==> flow/design.v <==
`timescale 1ns / 1ps
module xfda_reciv(clk,reset,data_in_rx,end_rcv,led,show_me,text_caracter
    );
	input clk , reset , data_in_rx  ;
	output end_rcv , show_me ;
	output [7:0]   led ;
	output [111:0] text_caracter ;
	parameter [1:0] idle = 2'b0 ;
	parameter [1:0] start = 2'b01 ;
	parameter [1:0] d_receive = 2'b10 ;
	parameter [1:0] stop = 2'b11 ;
	reg [1:0]   state        = 2'b0 ;
	reg [9:0]   count        = 10'b0 ;
	reg [3:0]   b_gen        = 4'b0 ;
	reg [7:0]   reg_data_rcv = 8'b0 ;
	reg         reg_end_rcv  = 1'b0 ;
	reg [2:0]   idx          = 3'b0 ;
	reg [7:0]   led_rcvd     = 8'b0 ;
	reg [111:0] plain_t      = 112'b0 ; 
	reg [111:0] p_text       = 112'b0 ;
	reg         show         = 1'b0 ;
	assign end_rcv = reg_end_rcv ;
	assign led     = led_rcvd ;
	assign show_me = show ;
	assign text_caracter[111:0] = p_text[111:0] ; 
	always @(posedge clk) begin
		if ( reset ) begin
			state        <= idle ;
			count        <= 10'b0 ;
			b_gen        <= 4'b0 ;
			reg_data_rcv <= 8'b0 ;
			led_rcvd     <= 8'b0 ;
		end else	 
			case ( state ) 
			idle : begin
				 reg_end_rcv <= 1'b0 ;
				 count       <= 10'b0 ;
				 idx         <= 1'b0 ;
				 if ( ~data_in_rx ) 
					state <= start ;
				 else
					state <= idle ;
					end
			start : begin
					if ( count == 10'b1010001010 ) begin
						count <= 10'b0 ;
							if ( b_gen == 4'b0111 ) begin
								state <= d_receive ;
								b_gen <= 4'b0 ;
							end else begin
								b_gen <= b_gen + 1'b1 ;	
								state <= start ;
									end 
					end else begin 
						count <= count + 1'b1 ;
						state <= start ;
						end
					end
			d_receive : begin
				if ( count == 10'b1010001010 ) begin
					count <= 10'b0 ;
					if ( b_gen == 4'b1111 ) begin
						b_gen        <= 4'b0 ;
						reg_data_rcv <= { data_in_rx , reg_data_rcv[7:1] } ;
						if ( idx == 3'b111 ) begin
							state <= stop ;
							count <= 10'b0 ;
							idx   <= 3'b0 ;
						end else begin
							idx   <= idx + 1'b1 ;
							state <= d_receive ;end
					end else
						b_gen <= b_gen + 1'b1 ;
				end else begin
					count <= count + 1'b1 ;
					state <= d_receive ;
						end
							end
			 stop : begin
				if ( count == 10'b1010001010 ) begin
					count <= 10'b0 ;
					if ( b_gen == 4'b1111 ) begin
						state          <= idle ;
						led_rcvd       <= reg_data_rcv ;
						reg_end_rcv    <= 1'b1 ;
						plain_t[111:0] <= {reg_data_rcv[7:0],plain_t[111:8]};
					end else
						b_gen <= b_gen + 1'b1 ;
				end else
					count <= count + 1'b1 ;
						end
			default : state <= idle ;
		endcase	
			if ( plain_t[7:0] == 8'b0 )
				show <= 1'b0 ;
			else begin 
				show          <= 1'b1 ;
				p_text[111:0] <= plain_t[111:0] ; end
	 end
endmodule
# [From RTL to reports: xfda_reciv]
# Tool output for the design above, in the order of the flow.
# Line numbers count from 1 in the design file above.
# Library cell names are shortened.
# The mark -- stands for no value.
[design] top="xfda_reciv" clock="clk" library="sky130hd" corner="tt_025C_1v80"

# [Word level]
# Source: Yosys, flattened and elaborated, memories not mapped. Widths are those after wreduce. Registers that Yosys merges into a memory's read port (data or address) are not register bits. Print and check cells do not count.
[word_totals] regBits=261
[classes] n_addsub=3 n_eq=14 n_reduce_logical=14 bitwise=1 n_mux=26
[ops] operator="4-bit two-way mux" count=6
[ops] operator="10-bit case mux with 2-bit select" count=1
[ops] operator="4-bit AND reduction" count=4
[ops] operator="2-bit != test with constant B" count=6
[ops] operator="4-bit case mux with 3-bit select" count=1
[ops] operator="2-bit two-way mux" count=6
[ops] operator="10-bit by 1-bit adder with 10-bit output with constant B" count=1
[ops] operator="10-bit equality test with constant B" count=1
[ops] operator="10-bit two-way mux" count=1
[ops] operator="3-bit two-way mux" count=3
[ops] operator="8-bit logical NOT" count=1
[ops] operator="2-bit case mux with 4-bit select" count=1
[ops] operator="3-bit AND reduction" count=2
[ops] operator="3-bit case mux with 2-bit select" count=1
[ops] operator="5-bit AND reduction" count=1
[ops] operator="1-bit two-way mux" count=5
[ops] operator="2-bit equality test with constant B" count=2
[ops] operator="2-bit nonzero test" count=2
[ops] operator="4-bit by 1-bit adder with 4-bit output with constant B" count=1
[ops] operator="4-bit by 3-bit equality test with 1-bit output with constant B" count=1
[ops] operator="4-bit equality test with constant B" count=1
[ops] operator="4-bit nonzero test" count=1
[ops] operator="3-bit by 1-bit adder with 3-bit output with constant B" count=1
[ops] operator="3-bit equality test with constant B" count=1
[ops] operator="3-bit != test with constant B" count=1
[ops] operator="3-bit nonzero test" count=1
[ops] operator="3-bit OR reduction" count=1
[ops] operator="2-bit by 1-bit equality test with 1-bit output with constant B" count=1
# Other operator kinds: 3; their cells: 3.

# [Longest topological paths]
# Yosys ltp: most cells in a row. Word level: on the elaborated netlist, between registers, memories and ports. Mapped: between sequential cells and ports; inverters and the memories' decode and read muxes count.
[depth] depth_word=5 ABC_AREA=1 ltp_mapped=11 mapped_depth_nobuf=11

# [Synthesis result]
# Source: synth_stat.txt of the flow (Yosys; design flattened, memories mapped). It holds for the ABC_AREA given above (unset counts as 0); a run with the other value may have another netlist.
# The area totals of this step are shown rounded.
[mapped] mapped_area_um2=8590 buf_cells=3 flip_flops=261 mapped_cells=463
[types] cell="edfxtp_1" count=228
[types] cell="dfxtp_1" count=33
[types] cell="nand2_1" count=45
[types] cell="nor2_1" count=37
[types] cell="ha_1" count=9
[types] cell="inv_1" count=29
[types] cell="a21oi_1" count=16
[types] cell="a211oi_1" count=7
[types] cell="nand4_1" count=8
[types] cell="nand3_1" count=9
[types] cell="nor3_1" count=6
[types] cell="a211oi_2" count=2
[types] cell="inv_2" count=6
[types] cell="nor2_4" count=2
[types] cell="nand3_2" count=2
[types] cell="nor2_8" count=1
[types] cell="o21ai_0" count=4
[types] cell="nor4_1" count=3
# Not listed: further types 13, cells in them 16.

# [Timing after synthesis]
# OpenSTA on the mapped netlist: ideal clock, no wires. The path of least setup slack (recovery checks aside). Input and output delay are each 20% of the period. Register names are those of the netlist, which keeps one name where synthesis merged equal registers.
[synth_path] path_kind="input to register" startpoint="input reset" endpoint="register plain_t[0]" required_time_ps=7259 driving_pins=2 arrival_ps=9359 clock_period_ps=7980 setup_slack_ps=-2100 delay_ps=8484 n_path_buf=1 period_less_setup_slack_ps=10080
# "delay_ps" = arrival - input delay + setup time.
# "driving_pins": output pins that drive a net of the path, with the launching flip-flop's if there is one; two outputs of one cell count as two.
# "period_less_setup_slack_ps" = period - worst setup slack (recovery checks aside). The figure is calculated, with input and output delays left at 20% of the set period.
# The rows between start and end are the longest chain of elaborated cells between them; the timing report does not say that the signal goes this way. Where chains are equally long, one stands for them.
# Each line given opens the expression or statement behind the cell; cells for indexed reads and writes are added by Yosys, which also makes memories of some case tables.
[synth_via] cell_sequence="buf_2 > nor3_1" elab_chain_cells=2
[synth_rtl] item="start, declared" line_no=4 source="input clk , reset , data_in_rx ;"
[synth_rtl] item="1-bit inverter"
[synth_rtl] item="4-bit AND reduction"
[synth_rtl] item="end, assigned" line_no=86 source="plain_t[111:0] <= {reg_data_rcv[7:0],plain_t[111:8]};"
[synth_rtl] item="end, declared" line_no=19 source="reg [111:0] plain_t = 112'b0 ;"

# [Timing after layout]
# Path of least setup slack in the final report of flow run A (OpenROAD, finished layout, wires in). Where an end is a register, its clock arrival counts in the times.
# The path's times are printed in steps of 10 ps; the period is the one set.
[layout_path] path_kind="register to register" startpoint="register plain_t[5]" endpoint="register p_text[52]" n_path_buf=1 setup_slack_ps=2860 driving_pins=4 required_time_ps=5690 clock_period_ps=5520 arrival_ps=2830
# The rows between start and end are the longest chain of elaborated cells between them; the timing report does not say that the signal goes this way. Where chains are equally long, one stands for them.
[layout_via] cell_sequence="edfxtp_1 > nor4_1 > nand2_4 > buf_4" elab_chain_cells=1
[layout_rtl] item="start, declared" line_no=19 source="reg [111:0] plain_t = 112'b0 ;"
[layout_rtl] item="start, assigned" line_no=86 source="plain_t[111:0] <= {reg_data_rcv[7:0],plain_t[111:8]};"
[layout_rtl] item="8-bit logical NOT" line_no=94 source="if ( plain_t[7:0] == 8'b0 )"
[layout_rtl] item="end, assigned" line_no=98 source="p_text[111:0] <= plain_t[111:0] ; end"
[layout_rtl] item="end, declared" line_no=20 source="reg [111:0] p_text = 112'b0 ;"

Data sheet: physical implementation of xfda_reciv

Measured data: module xfda_reciv, platform sky130hd, 2 stored runs of the flow under differing settings, order arbitrary. Input and output delays are each 20% of the period that was set; the output load is 0.01 pF.
By "clock_period_reached_ps" is meant the clock period of the run minus its worst setup slack. This is arithmetic on one report: input and output delays are still those of the set period (20% each).
"critical_path_time_ps" is the time allowed to the run's worst setup path (the clock period less input and output delay, where it has them) less its slack. Clock arrival times count: a late capture clock shortens it, a late launch clock lengthens it.
"design_power_uw": no workload was simulated; the value follows from the tool's default switching activity.
"critical_path_time_ps" is given in steps of 10 ps.
The results are shown rounded.

[flow] flow run A: files
==> flow/run.sh <==
#!/bin/bash
# the make line also repeats the synthesis and layout settings of config.mk as NAME=value (left out here)
make -C /OpenROAD-flow-scripts/flow DESIGN_CONFIG=/design/flow/config.mk WORK_HOME=/design/flow/orfs CLKGATE_MAP_FILE= finish
==> flow/config.mk <==
export PLATFORM = sky130hd
export DESIGN_NAME = xfda_reciv
export DESIGN_NICKNAME = xfda_reciv
export VERILOG_FILES = /design/flow/design.v
export SDC_FILE = /design/flow/constraint.sdc
export NUM_CORES = 4
export LEC_CHECK = 0
export ABC_AREA = 1
export CAP_MARGIN = 20
export CELL_PAD_IN_SITES_GLOBAL_PLACEMENT = 0
export CORE_MARGIN = 2
export CORE_UTILIZATION = 22
export CTS_CLUSTER_DIAMETER = 192
export GPL_TIMING_DRIVEN = 1
export MAX_ROUTING_LAYER = met4
export MIN_ROUTING_LAYER = met2
export PLACE_DENSITY_LB_ADDON = 0.17
export SETUP_SLACK_MARGIN = 1.56
export SLEW_MARGIN = 20
==> flow/constraint.sdc <==
create_clock -name core_clock -period 5.52 [get_ports {clk}]
set_input_delay 1.1040 -clock core_clock [delete_from_list [all_inputs] [get_ports {clk}]]
set_output_delay 1.1040 -clock core_clock [all_outputs]
set_load 0.01 [all_outputs]

[flow] flow run A: metrics
[metrics] synthesis_area_um2 = 8590
[metrics] final_die_area_um2 = 40600
[metrics] cell_area_final_um2 = 11400
[metrics] layout_utilization_pct = 29.7
[metrics] setup_ws_ps = 2860
[metrics] tns_ps = 0
[metrics] worst_hold_slack_ps = 438
[metrics] design_power_uw = 4280
[metrics] clock_period_reached_ps = 2664
[metrics] critical_path_time_ps = 2660
[metrics] worstPathKind = register to register

[flow] flow run B: files
==> flow/run.sh <==
#!/bin/bash
# the make line also repeats the synthesis and layout settings of config.mk as NAME=value (left out here)
make -C /OpenROAD-flow-scripts/flow DESIGN_CONFIG=/design/flow/config.mk WORK_HOME=/design/flow/orfs CLKGATE_MAP_FILE= finish
==> flow/config.mk <==
export PLATFORM = sky130hd
export DESIGN_NAME = xfda_reciv
export DESIGN_NICKNAME = xfda_reciv
export VERILOG_FILES = /design/flow/design.v
export SDC_FILE = /design/flow/constraint.sdc
export NUM_CORES = 4
export LEC_CHECK = 0
export CAP_MARGIN = 0
export CELL_PAD_IN_SITES_GLOBAL_PLACEMENT = 1
export CORE_MARGIN = 2
export CORE_UTILIZATION = 28
export CTS_CLUSTER_SIZE = 23
export GPL_ROUTABILITY_DRIVEN = 0
export MAX_ROUTING_LAYER = met5
export PLACE_DENSITY_LB_ADDON = 0.09
export SLEW_MARGIN = 0
==> flow/constraint.sdc <==
create_clock -name core_clock -period 4.62 [get_ports {clk}]
set_input_delay 0.9240 -clock core_clock [delete_from_list [all_inputs] [get_ports {clk}]]
set_output_delay 0.9240 -clock core_clock [all_outputs]
set_load 0.01 [all_outputs]

[flow] flow run B: metrics
[metrics] synthesis_area_um2 = 8550
[metrics] final_die_area_um2 = 32000
[metrics] cell_area_final_um2 = 11100
[metrics] layout_utilization_pct = 37.3
[metrics] setup_ws_ps = 1880
[metrics] tns_ps = 0
[metrics] worst_hold_slack_ps = 436
[metrics] design_power_uw = 4620
[metrics] clock_period_reached_ps = 2740
[metrics] critical_path_time_ps = 2740
[metrics] worstPathKind = register to register
